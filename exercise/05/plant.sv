==> flow/design.v <==
module plant(clk,rst_n,drv_duty,avg_curr);
  input clk;
  input rst_n;
  input [11:0] drv_duty;
  output [11:0] avg_curr;
  reg [11:0]dly_mem[0:255];		 
  reg [19:0] accum;
  reg [7:0] new_ptr,old_ptr;
  reg full;						 
  always_ff @(posedge clk, negedge rst_n)
    if (!rst_n)
	  new_ptr <= 8'h00;
	else
	  new_ptr <= new_ptr + 1;
  always_ff @(posedge clk, negedge rst_n)
    if (!rst_n)
	  old_ptr <= 8'h00;
	else if (full)
	  old_ptr <= old_ptr + 1;
 always_ff @(posedge clk, negedge rst_n)
   if (!rst_n)
     full <= 1'b0;
   else if (&new_ptr)
     full <= 1'b1;   
  always_ff @(posedge clk, negedge rst_n)
    if (!rst_n)
	  accum <= 20'h00000;
	else
	  accum <= (full) ? accum + drv_duty - dly_mem[old_ptr] : accum + drv_duty;
  always_ff @(posedge clk)
    dly_mem[new_ptr] <= drv_duty;
  assign avg_curr = accum[19:8];	 
endmodule
Step by step through the tools: plant. Tool output for the design above, in the order of the flow. Lines are those of the file above, counted from 1. Library cell names are shortened. Not given: --

Top module: plant. Clock port: clk. Standard-cell library: sky130hd. Timing corner: tt_025C_1v80.

Elaborated design. Yosys after proc, flatten, opt, wreduce and memory -nomap, before mapping. Enables and synchronous resets that opt folds into registers are not counted as muxes. Memory bits, and registers merged into a memory's read port (data or address), are not among the register bits. Print and check cells are not counted. Equal cells are merged and count once. Yosys's memory passes give these memory sizes; they may raise the number of words (mostly to a power of two), join words into wider ones and drop unused or constant bits.

Flip-flop bits (word level): 37. Under bits in latches stands 0. The entry for RAM bits reads 3072. For bits in read-only memories the number is 0. The entry for word width x clocked read ports reads 0. The figure for memories is 1. Under input bits stands 14. Under output and inout port bits stands 12. For cells after elaboration the number is 11.

The figure for add/subtract/negate cells is 4. $mul: 0. For div/mod/pow operators the number is 0. The figure for magnitude comparators is 0. Under eq/ne operators stands 0. The figure for shift-type cells is 0. The figure for multiplexer cells is 1. Bitwise logic cells: 0. Reductions and logical operators: 1.

Memories: dly_mem (depth 256, width 12, rd ports 1, write ports 1, line 6) `reg [11:0]dly_mem[0:255];`.

Operators by type and width (count): adder 20 x 12 -> 20 bit (1); subtractor 20 x 12 -> 20 bit (1); two-way mux 20 bit (1); adder 8 x 1 -> 8 bit (second input constant) (2); AND reduction 8 bit (1).

Longest topological paths. Longest topological path by Yosys (ltp), each cell counted once; first at word level (registers and memories cut), then after technology mapping (sequential cells cut; the memories' decode and read muxes count).

For depth after elaboration the number is 3. The figure for ABC_AREA is 1. The figure for gate-level depth with buffers is 31. The figure for mapped depth without buffers is 27.

After synthesis. Yosys stat after the flow's synthesis: flattened, memories mapped to cells. It holds for the ABC_AREA given above (unset counts as 0); a run with the other value may have another netlist.

For cell count the number is 10401. For chip area (Yosys) the number is 126882.9 µm². The figure for sequential area is 93174.4 µm². Under mapped flip-flops stands 3109. The entry for buffers reads 694.

Cell types: edfxtp_1 (count 3072, area in all 9.22E+04 µm²); nor2_1 (count 2599, area in all 9.76E+03 µm²); o21ai_0 (count 1412, area in all 7.07E+03 µm²); nand2_1 (count 953, area in all 3.58E+03 µm²); o211ai_1 (count 353, area in all 2.65E+03 µm²); nand3_1 (count 488, area in all 2.44E+03 µm²); buf_2 (count 241, area in all 1.21E+03 µm²); o21ai_1 (count 210, area in all 1.05E+03 µm²); clkbuf_1 (count 257, area in all 964.675 µm²); dfrtp_1 (count 37, area in all 925.888 µm²); buf_6 (count 75, area in all 844.56 µm²); a21oi_1 (count 168, area in all 840.806 µm²); o22ai_1 (count 121, area in all 756.976 µm²); buf_4 (count 85, area in all 638.112 µm²); inv_1 (count 160, area in all 600.576 µm²); ha_1 (count 29, area in all 362.848 µm²); xor2_1 (count 28, area in all 245.235 µm²); buf_1 (count 32, area in all 120.115 µm²).

Other cell types: 22; their cells: 81.

Path before layout. Source: OpenSTA report_checks on the synthesized netlist (no wires, ideal clock, input and output delay 20% of the period each), path of least setup slack; recovery checks are left aside. Register names are those of the netlist, which keeps one name where synthesis merged equal registers.

Path type: input to register. From: input drv_duty[0]. To: register accum[17]. For period the number is 5800 ps. For input delay the number is 1160 ps. Setup time: 117 ps. Launch time at the first pin: 1160 ps. For data arrival time the number is 3525 ps. The entry for data required time reads 5683 ps. The figure for slack is 2158 ps. For delay of the path the number is 2482 ps. The entry for stages reads 15. Buffers on the path: 0. Under synthesis period reached stands 3642 ps.

"delay of the path" = arrival - input delay + setup time. "stages" counts driving pins, that of a launching flip-flop among them; a cell with two outputs on the path counts twice. "synthesis period reached" is the clock period less the worst setup slack; recovery checks do not enter. This is arithmetic on one report: input and output delays are still those of the set period (20% each). Between the ends stands the longest chain of elaborated cells between them, by number of cells; it is not shown to be the way that was timed. Of several equally long chains one is given. Each line given opens the expression or statement behind the cell; cells for indexed reads and writes are added by Yosys, which also makes memories of some case tables.

Path through: ha_1 > fa_1 > nand3_1 > nand3_1 > xor2_1 > ha_1 > a21oi_1 > a21boi_0 > o21ai_0 > nand3_1 > nor2_1 > nor2_1 > nand2_1 > nand2_1 > nand2_1. The entry for length of the longest elaborated chain reads 3. Under elaborated cells between the ends (all ways) stands 3. Source lines of those cells: 1. Those cells by class: 2 x add/sub; 1 x mux.

Ends and longest elaborated chain, post-synthesis: start, declared (line 4) `input [11:0] drv_duty;`; adder 20 x 12 -> 20 bit (line 29) `accum <= (full) ? accum + drv_duty - dly_mem[old_ptr] : accum + drv_duty;`; subtractor 20 x 12 -> 20 bit (line 29); two-way mux 20 bit (line 29); end, assigned (line 27) `accum <= 20'h00000;`; end, assigned (line 29); end, declared (line 7) `reg [19:0] accum;`.

Timing after layout. From the final timing report of record 1: the path of least setup slack in the routed layout; clock arrival at registers is part of the times. The path's times are printed in steps of 10 ps; the period is the one set.

Path type: register to register. From: register old_ptr[1]. To: register accum[14]. For period the number is 5040 ps. Setup time: 100 ps. Launch time at the first pin: 950 ps. For data arrival time the number is 6040 ps. The entry for data required time reads 5910 ps. The figure for slack is -120 ps. The entry for stages reads 26. Buffers on the path: 4.

Between the ends stands the longest chain of elaborated cells between them, by number of cells; it is not shown to be the way that was timed. Of several equally long chains one is given. A memory read counts as a cell of the chain, while the word-level depth stops at memories.

Path through: dfrtp_4 > buf_12 > buf_12 > buf_4 > nor2_1 > o21ai_0 > nand2_1 > nand2_1 > nand2_1 > inv_1 > nand2_1 > nand2_1 > nand2_1 > nor2_1 > nand2_1 > nand3_1 > nand2_1 > fa_1 > o21ai_0 > buf_4 > nand4_1 > nand3_1 > nor2_1 > nand3_1 > xor2_1 > inv_1. The entry for length of the longest elaborated chain reads 3. Under elaborated cells between the ends (all ways) stands 3. Source lines of those cells: 2. Those cells by class: 1 x add/sub; 1 x mux; 1 x memory.

Ends and longest elaborated chain, post-layout: start, declared (line 8) `reg [7:0] new_ptr,old_ptr;`; start, assigned (line 17) `old_ptr <= 8'h00;`; start, assigned (line 19) `old_ptr <= old_ptr + 1;`; memory (256 x 12 bit) (line 6) `reg [11:0]dly_mem[0:255];`; subtractor 20 x 12 -> 20 bit (line 29) `accum <= (full) ? accum + drv_duty - dly_mem[old_ptr] : accum + drv_duty;`; two-way mux 20 bit (line 29); end, assigned (line 27) `accum <= 20'h00000;`; end, assigned (line 29); end, declared (line 7) `reg [19:0] accum;`.

Appendix: measured runs

Measured data: module plant, platform sky130hd, 2 stored runs of the flow under differing settings, order arbitrary. Input and output delays are each 20% of the period that was set; the output load is 0.01 pF. "allowed time less slack (worst setup path)": the worst setup path's part of the clock period (all of it between registers, 20% less for each end at a port) less its slack. A launch clock that arrives late makes it longer, a capture clock that arrives late makes it shorter. "allowed time less slack (worst setup path)" is given in steps of 10 ps.

Record 1 has these settings: period_ns 5.04; CORE_UTILIZATION 23; SETUP_SLACK_MARGIN -0.47; CORE_MARGIN 3; CELL_PAD_IN_SITES_GLOBAL_PLACEMENT 2; CELL_PAD_IN_SITES_DETAIL_PLACEMENT 0; ABC_AREA 1; CTS_CLUSTER_DIAMETER 374; CAP_MARGIN 30; SLEW_MARGIN 10. The die outline area is 560612.0 µm². For the allowed time less slack (worst setup path) the run shows 5160 ps. Worst setup path kind: register to register. The final worst hold slack reads 348 ps. The cell area after synthesis stands at 126882.9 µm². The measured std-cell area (final layout) is 150418.0 µm². For the lowest setup slack the run shows -124 ps.

Record 2 has these settings: period_ns 2.83; CAP_MARGIN 20; CORE_MARGIN 2; CORE_UTILIZATION 40; SLEW_MARGIN 20. The die outline area is 305737.0 µm². For the allowed time less slack (worst setup path) the run shows 5030 ps. Worst setup path kind: register to register. The final worst hold slack reads 141 ps. The cell area after synthesis stands at 120533.1 µm². The measured std-cell area (final layout) is 143717.0 µm². For the lowest setup slack the run shows -2196 ps.
